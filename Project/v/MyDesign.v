==> flow/design.v <==
module MyDesign #(parameter OUTPUT_LENGTH       = 8,
                  parameter MAX_MESSAGE_LENGTH  = 55,
                  parameter NUMBER_OF_Ks        = 64,
                  parameter NUMBER_OF_Hs        = 8 ,
                  parameter SYMBOL_WIDTH        = 8  )
            (
            output reg                                   dut__xxx__finish     ,
            input  wire                                  xxx__dut__go         ,  
            input  wire  [ $clog2(MAX_MESSAGE_LENGTH):0] xxx__dut__msg_length ,
            output reg  [ $clog2(MAX_MESSAGE_LENGTH)-1:0]   dut__msg__address  ,   
            output reg                                      dut__msg__enable   ,   
            output reg                                      dut__msg__write    ,   
            input  wire [7:0]                               msg__dut__data     ,   
            output reg  [ $clog2(NUMBER_OF_Ks)-1:0]     dut__kmem__address  ,   
            output reg                                  dut__kmem__enable   ,   
            output reg                                  dut__kmem__write    ,   
            input  wire [31:0]                          kmem__dut__data     ,   
            output reg  [ $clog2(NUMBER_OF_Hs)-1:0]     dut__hmem__address  ,   
            output reg                                  dut__hmem__enable   ,   
            output reg                                  dut__hmem__write    ,   
            input  wire [31:0]                          hmem__dut__data     ,   
            output reg  [ $clog2(OUTPUT_LENGTH)-1:0]    dut__dom__address  ,
            output reg  [31:0]                          dut__dom__data     ,   
            output reg                                  dut__dom__enable   ,
            output reg                                  dut__dom__write    ,
            input  wire                 clk             ,
            input  wire                 reset  
            );
	localparam reset_wait_state = 4'b0001;
	localparam read_state = 4'b0010;
	localparam param_state = 4'b0100;
	localparam write_state = 4'b1000;
	reg [3:0] current_state;
	reg go;
	reg [7:0] data;
	reg [5:0] length;
	reg my_reset;
	reg [31:0] kmem;
	reg [31:0] hmem;
	reg [511:0] M1;
	reg [5:0] count;
	reg [4:0] index;
	always @ (posedge clk) begin
		my_reset <= reset;
		go <= xxx__dut__go;
		data <= msg__dut__data;
		length <= xxx__dut__msg_length;
		kmem <= kmem__dut__data; 
		hmem <= hmem__dut__data; 
		if (my_reset) begin
			current_state <= reset_wait_state;
		end
		case (current_state) 
			reset_wait_state: begin
				dut__xxx__finish <= 1'b0; 	 
				dut__msg__address <= 0;		 
				dut__msg__enable <= 1'b0;	 
				dut__msg__write <= 1'b0;	 
				dut__kmem__address <= 0;  	 
                                dut__kmem__enable <= 1'b0;   	 
                                dut__kmem__write  <= 1'b0;    	 
                                dut__hmem__address <= 0;  	 
                                dut__hmem__enable <= 1'b0;   	 
                                dut__hmem__write  <= 1'b0;    	 
                                dut__dom__address <= 0;		 
                                dut__dom__data    <= 0;		 
                                dut__dom__enable  <= 1'b0;	 
                                dut__dom__write   <= 1'b0;	 
                                M1 <= 0;
                 		count <= 0;
                 		index <= 0;
                                if (go) begin
                                	dut__msg__address <= count;	 
					dut__msg__enable <= 1'b1;	 
					dut__msg__write <= 1'b0;	 
					count <= count + 1;
                                	current_state <= read_state;
                                end
			end  
			read_state: begin
				if (count <= length + 1) begin
					M1[511-((count-1)*8) -: 8] <= data;
					count <= count + 1;
					if (count <= length - 1) begin
						dut__msg__address <= count;	 
						dut__msg__enable <= 1'b1;	 
						dut__msg__write <= 1'b0;	 
					end 
				end
				else begin
					dut__msg__enable <= 1'b0;	 
					dut__msg__write <= 1'b0;	 
					M1 <= M1 << 8;
					current_state <= param_state;
				end
			end  
			param_state: begin
				M1[511-(8*length)] <= 1'b1;
				M1[31 -: 32] <= length * 8;
				current_state <= write_state;
			end  
			write_state: begin
				if (index <= 15) begin
					dut__dom__address <= index;				 
                             		dut__dom__data    <= M1[511-(index*32) -: 32];		 
                              		dut__dom__enable  <= 1'b1;				 
                                	dut__dom__write   <= 1'b1;				 
                                	M1 <= M1;
                                	index <= index + 1;
                                	current_state <= write_state;
                                end else begin
                                	dut__dom__enable  <= 1'b0;				 
                                	dut__dom__write   <= 1'b0;				 
                                	dut__xxx__finish <= 1;
                                	current_state <= reset_wait_state;
                                end
			end  
		endcase  
	end  
endmodule  
## From RTL to reports: MyDesign

What the tools print for MyDesign, step after step.
Line numbers count from 1 in the design file above.
Not given: -

- Top module: MyDesign
- Clock input: clk
- Library: sky130hd
- Corner: tt_025C_1v80

## Elaborated design

Yosys after proc, flatten, opt, wreduce and memory -nomap, before mapping. Memory bits, and registers merged into a memory's read port (data or address), are not among the register bits. Print and check cells are not counted. Equal cells are merged and count once.

- Register bits: 588
- Output and inout port bits: 59

- $add $sub $neg: 14
- Magnitude comparators: 3
- Mux-type cells: 32
- Shifts and indexed selects: 4
- Eq/ne operators: 9
- Bitwise gates (word level): 6
- Reduce/logical cells: 8

Operators by type and width:

| cell | count |
|---|---|
| 480-bit case mux with 3-bit select | 1 |
| 512-bit AND | 2 |
| 512-bit OR | 2 |
| 512-bit NOT | 2 |
| 1-bit by 33-bit variable shift with 512-bit output (first input constant) | 1 |
| 512-bit by 13-bit variable part select with 32-bit output | 1 |
| 8-bit by 33-bit variable shift with 512-bit output | 1 |
| 8-bit by 33-bit variable shift with 512-bit output (first input constant) | 1 |
| 512-bit two-way mux | 1 |
| 32-bit case mux with 3-bit select | 1 |
| 32-bit negator with 33-bit output | 2 |
| 32-bit case mux with 2-bit select | 1 |
| 6-bit by 32-bit <= comparator with 1-bit output | 1 |
| 32-bit two-way mux | 1 |
| 6-bit two-way mux | 5 |
| 11-bit by 2-bit adder with 12-bit output (second input constant) | 2 |
| 6-bit case mux with 2-bit select | 2 |
| 4-bit case mux with 4-bit select | 1 |
| 4-bit two-way mux | 4 |
| 6-bit by 1-bit subtractor with 7-bit output (second input constant) | 2 |
| 12-bit by 5-bit subtractor with 13-bit output (second input constant) | 1 |
| 12-bit by 7-bit subtractor with 13-bit output (second input constant) | 1 |
| 10-bit by 10-bit subtractor with 11-bit output (first input constant) | 1 |
| 9-bit by 10-bit subtractor with 11-bit output (first input constant) | 1 |
| 9-bit by 9-bit subtractor with 10-bit output (first input constant) | 1 |
| 5-bit case mux with 2-bit select | 1 |
| 2-bit inequality test (second input constant) | 4 |
| 2-bit AND reduction | 4 |

Not listed: further kinds 18, cells in them 28.

## Longest topological paths

Longest topological path by Yosys (ltp), each cell counted once; first at word level (registers and memories cut), then after technology mapping (sequential cells cut; the memories' decode and read muxes count).

- Depth after elaboration: 11
- ABC_AREA: 0
- Mapped depth: 17
- Mapped depth without buffers: 15

## Netlist

Source: synth_stat.txt of the flow (Yosys; design flattened, memories mapped). It holds for the ABC_AREA given above (unset counts as 0); a run with the other value may have another netlist.

- Mapped area: 34336.7 µm²
- Buffers: 255
- Standard cells after synthesis: 3129
- Area of sequential cells: 17426.7 µm²
- Flip-flops: 587

Cells by type:

| cell | count |
|---|---|
| sky130_fd_sc_hd__edfxtp_1 | 567 |
| sky130_fd_sc_hd__mux4_2 | 96 |
| sky130_fd_sc_hd__nand2_1 | 532 |
| sky130_fd_sc_hd__o211ai_1 | 244 |
| sky130_fd_sc_hd__o221ai_1 | 200 |
| sky130_fd_sc_hd__a221o_1 | 141 |
| sky130_fd_sc_hd__mux2i_1 | 91 |
| sky130_fd_sc_hd__nor2_1 | 212 |
| sky130_fd_sc_hd__inv_1 | 198 |
| sky130_fd_sc_hd__clkbuf_1 | 193 |
| sky130_fd_sc_hd__a22oi_1 | 78 |
| sky130_fd_sc_hd__dfxtp_1 | 20 |
| sky130_fd_sc_hd__ha_1 | 29 |
| sky130_fd_sc_hd__and2_1 | 47 |
| sky130_fd_sc_hd__nand3_1 | 50 |
| sky130_fd_sc_hd__a21oi_1 | 48 |
| sky130_fd_sc_hd__o21ai_0 | 43 |
| sky130_fd_sc_hd__a222oi_1 | 20 |

Other cell types: 64; their cells: 320.

## Worst setup path after synthesis

Source: OpenSTA report_checks on the synthesized netlist (no wires, ideal clock, input and output delay 20% of the period each), path of least setup slack; recovery checks are left aside. Register names are those of the netlist, which keeps one name where synthesis merged equal registers.

- Path type: register to register
- Start point: reg current_state
- End point: reg M1[0]
- Period: 13200 ps
- Delay of the path: 13097 ps
- Slack: 103 ps
- Path buffers: 3
- Stages on the path: 6
- Data arrival time: 9430 ps
- Required time: 9533 ps
- Synthesis period reached: 13097 ps

"delay of the path" = arrival - input delay + setup time.
"stages on the path": output pins that drive a net of the path, with the launching flip-flop's if there is one; two outputs of one cell count as two.
"synthesis period reached" is the clock period less the worst setup slack; recovery checks do not enter. This is arithmetic on one report: input and output delays are still those of the set period (20% each).
Where an end lacks its bit number, it is one bit of the signal, or one of the new flip-flops if synthesis recoded a state register.
A register here has more assigning lines than the two given.
Lines with a computed index may be missing from the assigning lines.

- Path through: sky130_fd_sc_hd__dfxtp_1 -> sky130_fd_sc_hd__clkbuf_1 -> sky130_fd_sc_hd__inv_1 -> sky130_fd_sc_hd__clkbuf_1 -> sky130_fd_sc_hd__buf_1 -> sky130_fd_sc_hd__nand2_1

RTL lines, path post-synthesis:

| element | RTL line | RTL |
|---|---|---|
| from (decl) | 33 | `reg [3:0] current_state;` |
| from (assign) | 51 | `current_state <= reset_wait_state;` |
| from (assign) | 77 | `current_state <= read_state;` |
| to (assign) | 93 | `M1 <= M1 << 8;` |
| to (assign) | 99 | `M1[31 -: 32] <= length * 8;` |
| to (decl) | 40 | `reg [511:0] M1;` |

No chain of elaborated cells between the ends is given.

## Path in the finished layout

Path of least setup slack in the final report of run 1 (OpenROAD, finished layout, wires in). Where an end is a register, its clock arrival counts in the times.
The path's times are printed in steps of 10 ps; the period is the one set.

- Path type: register to register
- Start point: reg count[0]
- End point: reg M1[300]
- Slack: 4230 ps
- Path buffers: 0
- Data arrival time: 7210 ps
- Stages on the path: 16
- Required time: 11430 ps
- Period: 11100 ps

The rows between start and end are the longest chain of elaborated cells between them; the timing report does not say that the signal goes this way. Where chains are equally long, one stands for them.
A line is the first line of the expression or statement that the cell stems from. Yosys adds cells for indexed reads and writes and turns some case tables into memories.
A register here has more assigning lines than the two given.
Lines with a computed index may be missing from the assigning lines.

- Path through: sky130_fd_sc_hd__edfxtp_1 -> sky130_fd_sc_hd__inv_1 -> sky130_fd_sc_hd__ha_1 -> sky130_fd_sc_hd__and4b_1 -> sky130_fd_sc_hd__nor3_1 -> sky130_fd_sc_hd__nor3_1 -> sky130_fd_sc_hd__nand2_1 -> sky130_fd_sc_hd__inv_1 -> sky130_fd_sc_hd__ha_1 -> sky130_fd_sc_hd__nand4b_1 -> sky130_fd_sc_hd__nor4_1 -> sky130_fd_sc_hd__o211ai_1 -> sky130_fd_sc_hd__nor2_2 -> sky130_fd_sc_hd__nand4_1 -> sky130_fd_sc_hd__a21oi_1 -> sky130_fd_sc_hd__o221ai_1
- Cells in the longest elaborated chain: 11
- Elaborated cells between the ends (all ways): 13
- Source lines of those cells: 3
- Those cells by class: 5 x add/sub; 1 x compare; 2 x shift; 2 x mux; 3 x logic

RTL lines, path post-layout:

| element | RTL line | RTL |
|---|---|---|
| from (decl) | 41 | `reg [5:0] count;` |
| from (assign) | 76 | `count <= count + 1;` |
| from (assign) | 83 | `count <= count + 1;` |
| 6-bit by 1-bit subtractor with 7-bit output | 82 | `M1[511-((count-1)*8) -: 8] <= data;` |
| 10-bit by 10-bit subtractor with 11-bit output | 82 |  |
| 11-bit by 2-bit adder with 12-bit output | 82 |  |
| 12-bit by 5-bit subtractor with 13-bit output | 82 |  |
| 32-bit negator with 33-bit output | 82 |  |
| 8-bit by 33-bit variable shift with 512-bit output | 82 |  |
| 512-bit NOT | 82 |  |
| 512-bit AND | 82 |  |
| 512-bit OR | 82 |  |
| 512-bit two-way mux | 81 | `if (count <= length + 1) begin` |
| 480-bit case mux with 3-bit select | 53 | `case (current_state)` |
| to (assign) | 69 | `M1 <= 0;` |
| to (assign) | 93 | `M1 <= M1 << 8;` |
| to (decl) | 40 | `reg [511:0] M1;` |

Wiki page: MyDesign / flow data

Record of 2 stored runs of the RTL-to-layout flow on MyDesign, platform sky130hd. The runs are unordered. Constraints: input delay and output delay 20% of the set period each, output load 0.01 pF.
"time of the worst setup path": the worst setup path's part of the clock period (all of it between registers, 20% less for each end at a port) less its slack. A launch clock that arrives late makes it longer, a capture clock that arrives late makes it shorter.
"power consumption" is the tool's figure for a default switching activity; nothing was simulated.
"time of the worst setup path" is given in steps of 10 ps.

### Run 1

Settings: `period_ns=11.1`, `CAP_MARGIN=20`, `CORE_MARGIN=2`, `CORE_UTILIZATION=40`, `SLEW_MARGIN=20`

- Std-cell area (final layout): 38664.6 µm²
- Worst setup slack after layout: 4227 ps
- Total die area: 88200.1 µm²
- Worst hold slack in the final report: 485 ps
- Netlist area reported by Yosys: 34336.7 µm²
- Setup total negative slack: 0 ps
- Power consumption: 4811 uW
- Time of the worst setup path: 6870 ps
- Type of the worst setup path: register to register

### Run 2

Settings: `period_ns=20.4`, `CORE_UTILIZATION=52`, `SETUP_SLACK_MARGIN=-1.89`, `PLACE_DENSITY_LB_ADDON=0.01`, `CORE_MARGIN=4`, `GPL_ROUTABILITY_DRIVEN=0`, `CTS_CLUSTER_SIZE=17`, `MAX_ROUTING_LAYER=met4`, `CAP_MARGIN=20`, `SLEW_MARGIN=20`

- Std-cell area (final layout): 38020.2 µm²
- Worst setup slack after layout: 13981 ps
- Total die area: 70206.5 µm²
- Worst hold slack in the final report: 588 ps
- Netlist area reported by Yosys: 34336.7 µm²
- Setup total negative slack: 0 ps
- Power consumption: 2549 uW
- Time of the worst setup path: 6420 ps
- Type of the worst setup path: register to register
